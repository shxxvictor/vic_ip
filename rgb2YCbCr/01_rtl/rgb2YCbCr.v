==> flow/design.v <==
`timescale 1ns / 1ps
(*use_dsp = "yes"*)
module rgb2YCbCr #(
parameter pix_per_clock = 1,
parameter data_width    = 8
)
(
input wire clk_in                                   ,
input wire reset                                    ,
input wire[(data_width*pix_per_clock*3)-1 :0] rdata ,
input wire rlast                                    ,
output reg rready                                   ,
input wire ruser                                    ,
input wire rvalid                                   ,
output reg[(data_width*pix_per_clock*3)-1 :0] tdata ,
output reg tlast                                    ,
input wire tready                                   ,
output reg tuser                                    ,
output reg tvalid                                   
);
localparam TCQ = 1;
reg         rst_in         = 1'b1;
(* ASYNC_REG = "TRUE" *)
reg         rst_in_dly1    = 1'b1;
(* ASYNC_REG = "TRUE" *)
reg         rst_in_dly2    = 1'b1;
always @ (posedge clk_in or posedge reset)
begin
    if (reset)
        rst_in_dly1    <= #TCQ 1'b1;
    else
        rst_in_dly1    <= #TCQ 1'b0;
end
always @ (posedge clk_in)
begin
    rst_in_dly2    <= #TCQ rst_in_dly1;
    rst_in         <= #TCQ rst_in_dly2;
end
localparam para_0183_10b = 10'd47;  
localparam para_0614_10b = 10'd157;
localparam para_0062_10b = 10'd16;
localparam para_0101_10b = 10'd26;
localparam para_0338_10b = 10'd86;
localparam para_0439_10b = 10'd112;
localparam para_0399_10b = 10'd102;
localparam para_0040_10b = 10'd10;
localparam para_16_18b   = 18'd4096;
localparam para_128_18b  = 18'd32768;
wire[pix_per_clock-1:0] sign_cb;
wire[pix_per_clock-1:0] sign_cr;
wire[data_width-1:0] R[pix_per_clock-1:0];
wire[data_width-1:0] G[pix_per_clock-1:0];
wire[data_width-1:0] B[pix_per_clock-1:0];
reg[data_width+9:0] M0[pix_per_clock-1:0];
reg[data_width+9:0] M1[pix_per_clock-1:0];
reg[data_width+9:0] M2[pix_per_clock-1:0];
reg[data_width+9:0] M3[pix_per_clock-1:0];
reg[data_width+9:0] M4[pix_per_clock-1:0];
reg[data_width+9:0] M5[pix_per_clock-1:0];
reg[data_width+9:0] M6[pix_per_clock-1:0];
reg[data_width+9:0] M7[pix_per_clock-1:0];
reg[data_width+9:0] M8[pix_per_clock-1:0];
reg[data_width+9:0] A0[pix_per_clock-1:0];
reg[data_width+9:0] A1[pix_per_clock-1:0];
reg[data_width+9:0] A2[pix_per_clock-1:0];  
reg[data_width+9:0] A3[pix_per_clock-1:0];
reg[data_width+9:0] A4[pix_per_clock-1:0];
reg[data_width+9:0] A5[pix_per_clock-1:0];
reg[data_width+9:0] Y[pix_per_clock-1:0];
reg[data_width+9:0] Cb[pix_per_clock-1:0];
reg[data_width+9:0] Cr[pix_per_clock-1:0];
genvar i;
generate 
    for (i = 1; i < (pix_per_clock + 1); i = i + 1)
    begin
        assign R[i-1] = rdata[(data_width*3*i-1) -: data_width];
        assign G[i-1] = rdata[(data_width*2*i-1) -: data_width];
        assign B[i-1] = rdata[(data_width*1*i-1) -: data_width];
    end
endgenerate
generate
    for (i = 0; i < pix_per_clock; i = i + 1)
    begin:convert
        always @ (posedge clk_in)
        begin
            M0[i] <= #TCQ para_0183_10b * R[i];
            M1[i] <= #TCQ para_0614_10b * G[i];
            M2[i] <= #TCQ para_0062_10b * B[i];
            M3[i] <= #TCQ para_0101_10b * R[i];
            M4[i] <= #TCQ para_0338_10b * G[i];
            M5[i] <= #TCQ para_0439_10b * B[i];
            M6[i] <= #TCQ para_0439_10b * R[i];
            M7[i] <= #TCQ para_0399_10b * G[i];
            M8[i] <= #TCQ para_0040_10b * B[i];
        end
        always @ (posedge clk_in)
        begin
            A0[i] <= #TCQ M0[i] + M1[i];
            A1[i] <= #TCQ M2[i] + para_16_18b;
            A2[i] <= #TCQ M5[i] + para_128_18b;
            A3[i] <= #TCQ M3[i] + M4[i];
            A4[i] <= #TCQ M6[i] + para_128_18b;
            A5[i] <= #TCQ M7[i] + M8[i];
        end
        assign sign_cb[i] = (A2[i] >= A3[i]);
        assign sign_cr[i] = (A4[i] >= A5[i]);
        always @ (posedge clk_in)
        begin
            Y[i]    <= #TCQ A0[i] + A1[i];
            Cb[i]   <= #TCQ sign_cb ? (A2[i] - A3[i]) : 18'd0;
            Cr[i]   <= #TCQ sign_cr ? (A4[i] - A5[i]) : 18'd0;
        end
    end
endgenerate
generate
    for (i = 1; i < (pix_per_clock + 1); i = i + 1)
    begin
        always @ (posedge clk_in)
        begin
            tdata[(data_width*3*i-1) -: data_width] <= #TCQ Cr[i-1][data_width+9:8];
            tdata[(data_width*2*i-1) -: data_width] <= #TCQ Cb[i-1][data_width+9:8];
            tdata[(data_width*1*i-1) -: data_width] <= #TCQ Y[i-1][data_width+9:8];
        end
    end
endgenerate
reg     rlast_dly1;
(* ASYNC_REG = "TRUE" *)
reg     rlast_dly2;
(* ASYNC_REG = "TRUE" *)
reg     rlast_dly3;
reg     ruser_dly1;
(* ASYNC_REG = "TRUE" *)
reg     ruser_dly2;
(* ASYNC_REG = "TRUE" *)
reg     ruser_dly3;
reg     rvalid_dly1;
(* ASYNC_REG = "TRUE" *)
reg     rvalid_dly2;
(* ASYNC_REG = "TRUE" *)
reg     rvalid_dly3;
always @ (posedge clk_in)
begin
    rlast_dly1  <= #TCQ rlast;
    rlast_dly2  <= #TCQ rlast_dly1;
    rlast_dly3  <= #TCQ rlast_dly2;
    ruser_dly1  <= #TCQ ruser;
    ruser_dly2  <= #TCQ ruser_dly1;
    ruser_dly3  <= #TCQ ruser_dly2;
    rvalid_dly1 <= #TCQ rvalid;
    rvalid_dly2 <= #TCQ rvalid_dly1;
    rvalid_dly3 <= #TCQ rvalid_dly2;
end
always @ (posedge clk_in)
begin
    tlast   <= #TCQ rlast_dly3  ;
    rready  <= #TCQ tready ;
    tuser   <= #TCQ ruser_dly3  ;
    tvalid  <= #TCQ rvalid_dly3 ;
end
endmodule
# From RTL to reports: rgb2YCbCr
# The steps from the RTL of rgb2YCbCr to its reports follow in flow order.
# Lines are those of the file above, counted from 1.
# Cell names lack the library's common part.
# A cell with -- has no value.
[setup]
design = "rgb2YCbCr"
clock_port = "clk_in"
lib = "sky130hd"
corner = "tt_025C_1v80"

# Word-level counts
# Yosys after proc, flatten, opt, wreduce and memory -nomap, before mapping. Enables and synchronous resets that opt folds into registers are not counted as muxes. Print and check cells are not counted. Equal cells are merged and count once.
[classes]
n_addsub = 9
n_mul = 8
n_cmp = 2
[ops]
columns = ["op", "count"]
rows = [
  ["multiplier 6 x 8 -> 14 bit with constant A", 3],
  ["multiplier 8 x 8 -> 16 bit with constant A", 1],
  ["multiplier 3 x 8 -> 11 bit with constant A", 3],
  ["multiplier 4 x 8 -> 12 bit with constant A", 1],
  ["adder 18 x 16 -> 18 bit with constant B", 2],
  ["adder 18 bit", 2],
  [">= comparator 18 bit", 2],
  ["subtractor 16 bit", 2],
  ["adder 14 x 16 -> 16 bit", 1],
  ["adder 16 x 14 -> 16 bit", 1],
  ["adder 12 x 13 -> 14 bit with constant B", 1],
]
[word_totals]
ff_bits = 321
input_bits = 30
out_inout_bits = 28
word_cells = 51

# Depth
# Longest topological path by Yosys (ltp), each cell counted once; first at word level (registers and memories cut), then after technology mapping (sequential cells cut; the memories' decode and read muxes count).
[logic_depth]
depth_word = 1
ABC_AREA = 0
depth_mapped = 14
depth_no_buf = 14

# Netlist
# Source: synth_stat.txt of the flow (Yosys; design flattened, memories mapped). It holds for the ABC_AREA given above (unset counts as 0); a run with the other value may have another netlist.
[mapped]
stdcells = 1259
mapped_area_mm2 = 0.0129612
seq_area_mm2 = 0.0046445
flip_flops = 232
n_buf = 2
[types]
columns = ["type", "count", "type_area_um2"]
rows = [
  ["dfxtp_1", 232, 4.64E+03],
  ["ha_1", 226, 2.83E+03],
  ["fa_1", 65, 1.3E+03],
  ["inv_1", 190, 713.184],
  ["xnor2_1", 68, 595.571],
  ["a21oi_1", 67, 335.322],
  ["xor2_1", 31, 271.51],
  ["nor2_1", 63, 236.477],
  ["o21ai_0", 39, 195.187],
  ["a21o_1", 25, 187.68],
  ["nand2_1", 40, 150.144],
  ["nor3_1", 30, 150.144],
  ["o21a_1", 17, 127.622],
  ["nor2b_1", 13, 81.328],
  ["nand3_1", 15, 75.072],
  ["o31a_1", 8, 70.067],
  ["o21bai_1", 9, 67.565],
  ["a211oi_1", 8, 60.058],
]
# Not listed: further types 45, cells in them 113.

# Path before layout
# Source: OpenSTA report_checks on the synthesized netlist (no wires, ideal clock, input and output delay 20% of the period each), path of least setup slack; recovery checks are left aside. Register names are those of the netlist, which keeps one name where synthesis merged equal registers.
[synth_timing]
kind = "in2reg"
startpoint = "input rdata[10]"
endpoint = "register M1[0][13]"
period_ps = 6510
in_delay_ps = 1302
setup_ps = 73
launch_ps = 1302
arrival_ps = 4578
required_ps = 6437
setup_slack_ps = 1858
delay_ps = 3349
driving_pins = 12
path_buffers = 0
synth_period_reached_ps = 4652
# "delay_ps" is the arrival time less input delay plus setup time.
# "driving_pins" counts driving pins, that of a launching flip-flop among them; a cell with two outputs on the path counts twice.
# "synth_period_reached_ps" is the clock period less the worst setup slack; recovery checks do not enter. This is arithmetic on one report: input and output delays are still those of the set period (20% each).
# Between the ends stands the longest chain of elaborated cells between them, by number of cells; it is not shown to be the way that was timed. Of several equally long chains one is given.
# Each line given opens the expression or statement behind the cell; cells for indexed reads and writes are added by Yosys, which also makes memories of some case tables.
[synth_via]
path_cell_list = "fa_1 ha_1 inv_1 fa_1 fa_1 inv_1 ha_1 a211oi_2 nor2_1 or4_4 a2111o_1 o211ai_2"
elab_chain_cells = 1
cone_cells = 1
lines_between = 1
cone_classes = "1 x mul"
[synth_rtl]
columns = ["element", "line", "text"]
rows = [
  ["from (decl)", 10, "input wire[(data_width*pix_per_clock*3)-1 :0] rdata ,"],
  ["multiplier 8 x 8 -> 16 bit", 87, "M1[i] <= #TCQ para_0614_10b * G[i];"],
  ["to (assign)", 87, ""],
]

# Timing after layout
# Path of least setup slack in the final report of stored run 1 (OpenROAD, finished layout, wires in). Where an end is a register, its clock arrival counts in the times.
# The path's times are printed in steps of 10 ps; the period is the one set.
[layout_timing]
kind = "in2reg"
startpoint = "input rdata[11]"
endpoint = "register M1[0][13]"
period_ps = 2950
in_delay_ps = 590
setup_ps = 70
launch_ps = 590
arrival_ps = 4130
required_ps = 3450
setup_slack_ps = -680
driving_pins = 15
path_buffers = 2
# Between the ends stands the longest chain of elaborated cells between them, by number of cells; it is not shown to be the way that was timed. Of several equally long chains one is given.
[layout_via]
path_cell_list = "buf_8 buf_6 ha_4 ha_4 ha_4 inv_1 fa_2 inv_1 ha_1 a21o_1 a211oi_2 nor2_2 or4_4 a2111o_1 o211ai_2"
elab_chain_cells = 1
cone_cells = 1
lines_between = 1
cone_classes = "1 x mul"
[layout_rtl]
columns = ["element", "line", "text"]
rows = [
  ["from (decl)", 10, "input wire[(data_width*pix_per_clock*3)-1 :0] rdata ,"],
  ["multiplier 8 x 8 -> 16 bit", 87, "M1[i] <= #TCQ para_0614_10b * G[i];"],
  ["to (assign)", 87, ""],
]

# Below are 2 stored runs of the flow (Yosys, OpenROAD; platform sky130hd) on rgb2YCbCr, each with its settings and what was measured, unordered. Constraints: input delay and output delay 20% of the set period each, output load 0.01 pF.
# By "period_less_ws_ps" is meant the clock period of the run minus its worst setup slack. This is arithmetic on one report: input and output delays are still those of the set period (20% each).
# "worstPathTime_ps": the worst setup path's part of the clock period (all of it between registers, 20% less for each end at a port) less its slack. A launch clock that arrives late makes it longer, a capture clock that arrives late makes it shorter.
# By "power_uw" is meant OpenSTA's value without simulated activity: inputs other than the clock are taken to toggle once in ten clock periods, and the tool carries that through the logic.
# "worstPathTime_ps" is known to 10 ps.

[[run]]
name = "stored run 1"
[run.settings]
period_ns = 2.95
CORE_UTILIZATION = 33
PLACE_DENSITY_LB_ADDON = 0.25
CORE_ASPECT_RATIO = 0.54
CELL_PAD_IN_SITES_DETAIL_PLACEMENT = 2
CTS_CLUSTER_SIZE = 24
MIN_ROUTING_LAYER = "met1"
MAX_ROUTING_LAYER = "met5"
CAP_MARGIN = 20
CORE_MARGIN = 2
SLEW_MARGIN = 20
[run.results]
fin_tns_ps = -9290
power_uw = 20096
layout_utilization_frac = 0.462
final_setup_ws_ps = -681
synthArea_mm2 = 0.0129612
worstPathTime_ps = 3040
worst_setup_path_type = "in2reg"
design_die_area_mm2 = 0.0409536
period_less_ws_ps = 3631

[[run]]
name = "stored run 2"
[run.settings]
period_ns = 3.97
CORE_UTILIZATION = 46
SETUP_SLACK_MARGIN = -0.36
PLACE_DENSITY = 0.43
HOLD_SLACK_MARGIN = 0.16
CORE_ASPECT_RATIO = 0.69
CTS_CLUSTER_DIAMETER = 264
CAP_MARGIN = 20
CORE_MARGIN = 2
SLEW_MARGIN = 20
[run.results]
fin_tns_ps = -393
power_uw = 11943
layout_utilization_frac = 0.58
final_setup_ws_ps = -151
synthArea_mm2 = 0.0129612
worstPathTime_ps = 3330
worst_setup_path_type = "in2reg"
design_die_area_mm2 = 0.0295584
period_less_ws_ps = 4121
