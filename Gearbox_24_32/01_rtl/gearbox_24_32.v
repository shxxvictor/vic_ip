==> flow/design.v <==
`timescale 1ps / 1ps
module gearbox_24_32(
input           reset,
input           clk,
input [23:0]    data_in,
input           data_in_last,
input           data_en,
output reg[31:0]data_out,
output reg      data_out_last,
output reg      data_out_en
);
localparam TCQ = 1;
reg     rst         = 1'b1;
(* ASYNC_REG = "TRUE" *)
reg     rst_dly1    = 1'b1;
(* ASYNC_REG = "TRUE" *)
reg     rst_dly2    = 1'b1;
always @ (posedge clk or posedge reset)
begin
    if (reset)
        rst_dly1    <= #TCQ 1'b1;
    else
        rst_dly1    <= #TCQ 1'b0;
end
always @ (posedge clk)
begin
    rst_dly2    <= #TCQ rst_dly1;
    rst         <= #TCQ rst_dly2;
end
reg [47:0]      data_reg;
reg [1:0]       gear_cnt;
reg             data_out_en_limit;
always @ (posedge clk)
begin
    if (rst)
        data_reg[47:0]  <= #TCQ 47'd0;
    else if (data_en)
        data_reg[47:0]  <= #TCQ {data_in,data_reg[47:24]};
    else
        data_reg[47:0]  <= #TCQ data_reg[47:0];
end
reg             data_in_last_dly1;
reg             data_in_last_dly2;
reg             data_in_last_dly3;
always @ (posedge clk)
begin
    data_in_last_dly1   <= #TCQ data_in_last;
    data_in_last_dly2   <= #TCQ data_in_last_dly1;
    data_in_last_dly3   <= #TCQ data_in_last_dly2;
end
always @ (posedge clk)
begin
    if (rst)
        gear_cnt    <= #TCQ 2'd0;
    else if ({data_in_last_dly1,data_in_last_dly2} == 2'b10)
        gear_cnt    <= #TCQ 2'd0;
    else if (data_en)
        gear_cnt    <= #TCQ gear_cnt + 1'b1;
    else
        gear_cnt    <= #TCQ gear_cnt;
end
always @ (posedge clk)
begin
    if (rst)
        data_out_en_limit   <= #TCQ 1'b0;
    else if ({data_in_last_dly1,data_in_last_dly2} == 2'b10)
        data_out_en_limit   <= #TCQ 1'b0;
    else if (gear_cnt[0])
        data_out_en_limit   <= #TCQ 1'b1;
    else
        data_out_en_limit   <= #TCQ data_out_en_limit;
end
always @ (posedge clk)
begin
    if (rst)   
        data_out   		<= #TCQ 32'd0;
    else if (data_out_en_limit)
        begin
            case (gear_cnt)
                2'd0:   data_out   		<= #TCQ data_reg[47:16];
                2'd1:   data_out   		<= #TCQ data_out;
                2'd2:   data_out   		<= #TCQ data_reg[31:0];
                2'd3:   data_out   		<= #TCQ data_reg[39:8];
                default:data_out   		<= #TCQ data_out;
            endcase
        end
    else if ({data_in_last_dly2,data_in_last_dly3} == 2'b10)
        begin
            case (gear_cnt_dly)
                2'd0:   data_out   		<= #TCQ data_out;
                2'd1:   data_out   		<= #TCQ {8'd0,data_reg[47:24]};
                2'd2:   data_out   		<= #TCQ {16'd0,data_reg[47:32]};
                2'd3:   data_out   		<= #TCQ {24'd0,data_reg[47:40]};
                default:data_out   		<= #TCQ data_out;
            endcase
        end
    else
        data_out   		<= #TCQ data_out;
end
reg[1:0] gear_cnt_dly;
always @ (posedge clk)
begin
    gear_cnt_dly[1:0]   <= #TCQ gear_cnt;
end
always @ (posedge clk)
begin
    if (rst)
        data_out_en <= #TCQ 1'b0;
    else if (data_out_en_limit)
        begin
            if (gear_cnt == 2'd1)
                data_out_en <= #TCQ 1'b0;
            else if (gear_cnt_dly != gear_cnt)
                data_out_en <= #TCQ 1'b1;
            else
                data_out_en <= #TCQ 1'b0;
        end
    else if ({data_in_last_dly2,data_in_last_dly3} == 2'b10)
        begin
            if (gear_cnt_dly == 2'd0)
                data_out_en <= #TCQ 1'b0;
            else
                data_out_en <= #TCQ 1'b1;
        end
    else
        data_out_en <= #TCQ 1'b0;
end 
reg     last_phase;
always @ (posedge clk) 
begin
    if (rst)
        last_phase  <= #TCQ 1'b0;
    else if ({data_in_last_dly1,data_in_last_dly2} == 2'b10)
        if (gear_cnt == 2'd0)
            last_phase  <= #TCQ 1'b1;
        else
            last_phase  <= #TCQ 1'b0;
    else
        last_phase  <= #TCQ last_phase;
end
always @ (posedge clk)
begin
    if (rst)
        data_out_last   <= #TCQ 1'b0;
    else if ({data_in_last_dly1,data_in_last_dly2} == 2'b10 && gear_cnt == 2'd0)
        data_out_last   <= #TCQ data_in_last_dly1;
    else if (last_phase)
        data_out_last   <= #TCQ data_in_last_dly1;
    else
        data_out_last   <= #TCQ data_in_last_dly2;
end 
endmodule
Step by step through the tools: gearbox_24_32
Tool output for the design above, in the order of the flow.
Line numbers count from 1 in the design file above.
Cell names lack the library's common part.
{"block": "design", "design": "gearbox_24_32", "clk_port": "clk", "library": "sky130hd", "pvt_corner": "tt_025C_1v80"}

Elaborated design
Counts by Yosys on the flattened word-level netlist (proc, flatten, opt, wreduce; memories kept). Register bits leave out memories and registers merged into their read ports (data or address). Print and check cells are left out. Cells with the same type and inputs are merged into one.
{"block": "word_totals", "register_bits": 94, "input_bits": 28}
{"block": "op_classes", "n_addsub": 1, "n_eq": 11, "muxes": 12, "n_reduce_logical": 6}
{"block": "op_table", "op": "32-bit parallel mux with 3-bit select", "count": 2}
{"block": "op_table", "op": "32-bit 2-to-1 mux", "count": 2}
{"block": "op_table", "op": "2-bit == test (second input constant)", "count": 6}
{"block": "op_table", "op": "1-bit 2-to-1 mux", "count": 8}
{"block": "op_table", "op": "2-bit by 1-bit == test with 1-bit output (second input constant)", "count": 2}
{"block": "op_table", "op": "2-bit inequality test (second input constant)", "count": 2}
{"block": "op_table", "op": "2-bit logical NOT", "count": 2}
{"block": "op_table", "op": "3-bit AND reduction", "count": 1}
{"block": "op_table", "op": "2-bit by 1-bit adder with 2-bit output (second input constant)", "count": 1}
{"block": "op_table", "op": "2-bit inequality test", "count": 1}
{"block": "op_table", "op": "2-bit nonzero test", "count": 1}
{"block": "op_table", "op": "2-bit OR reduction", "count": 1}
{"block": "op_table", "op": "1-bit logical AND", "count": 1}

Logic depth
Longest topological path by Yosys (ltp), each cell counted once; first at word level (registers and memories cut), then after technology mapping (sequential cells cut; the memories' decode and read muxes count).
{"block": "logic_depth", "ltp_word": 4, "ABC_AREA": 0, "mapped_depth": 9}

Netlist
Yosys stat after the flow's synthesis: flattened, memories mapped to cells. It holds for the ABC_AREA given above (unset counts as 0); a run with the other value may have another netlist.
{"block": "mapped", "cells": 459, "synth_area_um2": 4259.1, "seqArea_um2": 1888.1, "flip_flops": 94, "n_buf": 43}
{"block": "types", "cell": "dfxtp_1", "count": 93, "area_total_um2": 1.86E+03}
{"block": "types", "cell": "mux2i_1", "count": 58, "area_total_um2": 580.557}
{"block": "types", "cell": "nor2_1", "count": 83, "area_total_um2": 311.549}
{"block": "types", "cell": "a22o_1", "count": 24, "area_total_um2": 210.202}
{"block": "types", "cell": "a211oi_1", "count": 16, "area_total_um2": 120.115}
{"block": "types", "cell": "a21o_1", "count": 14, "area_total_um2": 105.101}
{"block": "types", "cell": "a311oi_1", "count": 11, "area_total_um2": 96.342}
{"block": "types", "cell": "a21oi_1", "count": 17, "area_total_um2": 85.082}
{"block": "types", "cell": "nor3_1", "count": 17, "area_total_um2": 85.082}
{"block": "types", "cell": "clkbuf_1", "count": 22, "area_total_um2": 82.579}
{"block": "types", "cell": "a311o_1", "count": 8, "area_total_um2": 80.077}
{"block": "types", "cell": "buf_2", "count": 15, "area_total_um2": 75.072}
{"block": "types", "cell": "a2bb2oi_1", "count": 8, "area_total_um2": 70.067}
{"block": "types", "cell": "nand2_1", "count": 18, "area_total_um2": 67.565}
{"block": "types", "cell": "a22oi_1", "count": 8, "area_total_um2": 60.058}
{"block": "types", "cell": "nor2b_1", "count": 9, "area_total_um2": 56.304}
{"block": "types", "cell": "a221oi_1", "count": 6, "area_total_um2": 52.55}
{"block": "types", "cell": "ha_1", "count": 4, "area_total_um2": 50.048}
Other cell types: 15; their cells: 28.

Timing after synthesis
Source: OpenSTA report_checks on the synthesized netlist (no wires, ideal clock, input and output delay 20% of the period each), path of least setup slack; recovery checks are left aside. Register names are those of the netlist, which keeps one name where synthesis merged equal registers.
{"block": "synth_timing", "path_type": "register to register", "start": "reg gear_cnt[0]", "end": "reg data_out[21]", "clock_period_ns": 1.71, "t_first_pin_ns": 0.000, "t_arrival_ns": 1.655, "required_ns": 1.578, "slack_ns": -0.076, "delay_ns": 1.787, "stages": 9, "n_path_buf": 2, "synth_period_reached_ns": 1.786}
"delay_ns" is the arrival time less input delay plus setup time.
"stages" counts driving pins, that of a launching flip-flop among them; a cell with two outputs on the path counts twice.
"synth_period_reached_ns" is the clock period less the worst setup slack; recovery checks do not enter. This is arithmetic on one report: input and output delays are still those of the set period (20% each).
The rows between start and end are the longest chain of elaborated cells between them; the timing report does not say that the signal goes this way. Where chains are equally long, one stands for them.
A line is the first line of the expression or statement that the cell stems from. Yosys adds cells for indexed reads and writes and turns some case tables into memories.
A register here has more assigning lines than the two given.
{"block": "synth_via", "cell_sequence": "dfxtp_1 inv_1 ha_1 clkbuf_1 clkbuf_1 a22o_1 a21o_1 a221oi_1 nor3_1", "elab_chain_cells": 3, "cone_cells": 8}
{"block": "synth_lines", "item": "start: declaration", "line": 31, "text": "reg [1:0]       gear_cnt;"}
{"block": "synth_lines", "item": "start: assignment", "line": 58, "text": "gear_cnt    <= #TCQ gear_cnt + 1'b1;"}
{"block": "synth_lines", "item": "start: assignment", "line": 60, "text": "gear_cnt    <= #TCQ gear_cnt;"}
{"block": "synth_lines", "item": "2-bit == test", "line": 79, "text": "case (gear_cnt)"}
{"block": "synth_lines", "item": "32-bit parallel mux with 3-bit select", "line": 79}
{"block": "synth_lines", "item": "32-bit 2-to-1 mux", "line": 77, "text": "else if (data_out_en_limit)"}
{"block": "synth_lines", "item": "end: assignment", "line": 80, "text": "2'd0: data_out <= #TCQ data_reg[47:16];"}
{"block": "synth_lines", "item": "end: assignment", "line": 81, "text": "2'd1: data_out <= #TCQ data_out;"}
{"block": "synth_lines", "item": "end: declaration", "line": 8, "text": "output reg[31:0]data_out,"}

Path in the finished layout
Path of least setup slack in the final report of run A (OpenROAD, finished layout, wires in). Where an end is a register, its clock arrival counts in the times.
{"block": "layout_timing", "path_type": "register to register", "start": "reg gear_cnt[0]", "end": "reg data_out[6]", "clock_period_ns": 2.39, "t_first_pin_ns": 0.35, "t_arrival_ns": 2.38, "required_ns": 2.60, "slack_ns": 0.23, "stages": 8, "n_path_buf": 2}
The rows between start and end are the longest chain of elaborated cells between them; the timing report does not say that the signal goes this way. Where chains are equally long, one stands for them.
A register here has more assigning lines than the two given.
{"block": "layout_via", "cell_sequence": "dfxtp_1 buf_4 ha_1 nor2_2 buf_12 a21o_1 a211oi_1 nor3_1", "elab_chain_cells": 3, "cone_cells": 8}
{"block": "layout_lines", "item": "start: declaration", "line": 31, "text": "reg [1:0]       gear_cnt;"}
{"block": "layout_lines", "item": "start: assignment", "line": 58, "text": "gear_cnt    <= #TCQ gear_cnt + 1'b1;"}
{"block": "layout_lines", "item": "start: assignment", "line": 60, "text": "gear_cnt    <= #TCQ gear_cnt;"}
{"block": "layout_lines", "item": "2-bit == test", "line": 79, "text": "case (gear_cnt)"}
{"block": "layout_lines", "item": "32-bit parallel mux with 3-bit select", "line": 79}
{"block": "layout_lines", "item": "32-bit 2-to-1 mux", "line": 77, "text": "else if (data_out_en_limit)"}
{"block": "layout_lines", "item": "end: assignment", "line": 80, "text": "2'd0: data_out <= #TCQ data_reg[47:16];"}
{"block": "layout_lines", "item": "end: assignment", "line": 81, "text": "2'd1: data_out <= #TCQ data_out;"}
{"block": "layout_lines", "item": "end: declaration", "line": 8, "text": "output reg[31:0]data_out,"}

==> results <==
gearbox_24_32 through Yosys and OpenROAD on sky130hd: 2 stored runs, unordered, with their settings and measured results. The constraints put input and output delay at 20% of the set period each and load the outputs with 0.01 pF.
"clock_period_reached_ns" is the run's clock period less its worst setup slack. It is reckoned from that one timing run; input and output delays stay at 20% of the period that was set.
"worst_path_allowed_less_slack_ns" = time allowed to the worst setup path (clock period - input delay - output delay, where it has them) - its slack; a late launch clock adds to it, a late capture clock takes from it.
By "power_mw" is meant OpenSTA's value without simulated activity: inputs other than the clock are taken to toggle once in ten clock periods, and the tool carries that through the logic.

Run A
==> flow/run.sh <==
#!/bin/bash
# the make line also repeats the synthesis and layout settings of config.mk as NAME=value (left out here)
make -C /OpenROAD-flow-scripts/flow DESIGN_CONFIG=/design/flow/config.mk WORK_HOME=/design/flow/orfs CLKGATE_MAP_FILE= finish
==> flow/config.mk <==
export PLATFORM = sky130hd
export DESIGN_NAME = gearbox_24_32
export DESIGN_NICKNAME = gearbox_24_32
export VERILOG_FILES = /design/flow/design.v
export SDC_FILE = /design/flow/constraint.sdc
export NUM_CORES = 4
export LEC_CHECK = 0
export ABC_AREA = 0
export CAP_MARGIN = 20
export CELL_PAD_IN_SITES_GLOBAL_PLACEMENT = 1
export CORE_MARGIN = 3
export CORE_UTILIZATION = 29
export SLEW_MARGIN = 20
==> flow/constraint.sdc <==
create_clock -name core_clock -period 2.39 [get_ports {clk}]
set_input_delay 0.4780 -clock core_clock [delete_from_list [all_inputs] [get_ports {clk}]]
set_output_delay 0.4780 -clock core_clock [all_outputs]
set_load 0.01 [all_outputs]

==> results of run A, as JSON <==
{
  "yosys_chip_area_um2": 4259.1,
  "final_stdcell_area_um2": 5391.4,
  "total_negative_slack_ns": 0.000,
  "die_area_um2": 16176.0,
  "worst_hold_slack_ns": 0.330,
  "layout_utilization_pct": 38.2,
  "power_mw": 3.862,
  "worst_setup_slack_ns": 0.229,
  "worst_path_allowed_less_slack_ns": 2.16,
  "critical_path_type": "register to register",
  "clock_period_reached_ns": 2.161
}

Run B
==> flow/run.sh <==
#!/bin/bash
# the make line also repeats the synthesis and layout settings of config.mk as NAME=value (left out here)
make -C /OpenROAD-flow-scripts/flow DESIGN_CONFIG=/design/flow/config.mk WORK_HOME=/design/flow/orfs CLKGATE_MAP_FILE= finish
==> flow/config.mk <==
export PLATFORM = sky130hd
export DESIGN_NAME = gearbox_24_32
export DESIGN_NICKNAME = gearbox_24_32
export VERILOG_FILES = /design/flow/design.v
export SDC_FILE = /design/flow/constraint.sdc
export NUM_CORES = 4
export LEC_CHECK = 0
export ABC_AREA = 1
export CAP_MARGIN = 20
export CORE_ASPECT_RATIO = 0.51
export CORE_MARGIN = 2
export CORE_UTILIZATION = 16
export GPL_TIMING_DRIVEN = 1
export PLACE_DENSITY = 0.6
export SETUP_SLACK_MARGIN = 0.18
export SLEW_MARGIN = 5
==> flow/constraint.sdc <==
create_clock -name core_clock -period 2.46 [get_ports {clk}]
set_input_delay 0.4920 -clock core_clock [delete_from_list [all_inputs] [get_ports {clk}]]
set_output_delay 0.4920 -clock core_clock [all_outputs]
set_load 0.01 [all_outputs]

==> results of run B, as JSON <==
{
  "yosys_chip_area_um2": 4529.3,
  "final_stdcell_area_um2": 5806.8,
  "total_negative_slack_ns": 0.000,
  "die_area_um2": 29747.5,
  "worst_hold_slack_ns": 0.327,
  "layout_utilization_pct": 21.1,
  "power_mw": 3.708,
  "worst_setup_slack_ns": 0.625,
  "worst_path_allowed_less_slack_ns": 1.83,
  "critical_path_type": "register to register",
  "clock_period_reached_ns": 1.835
}
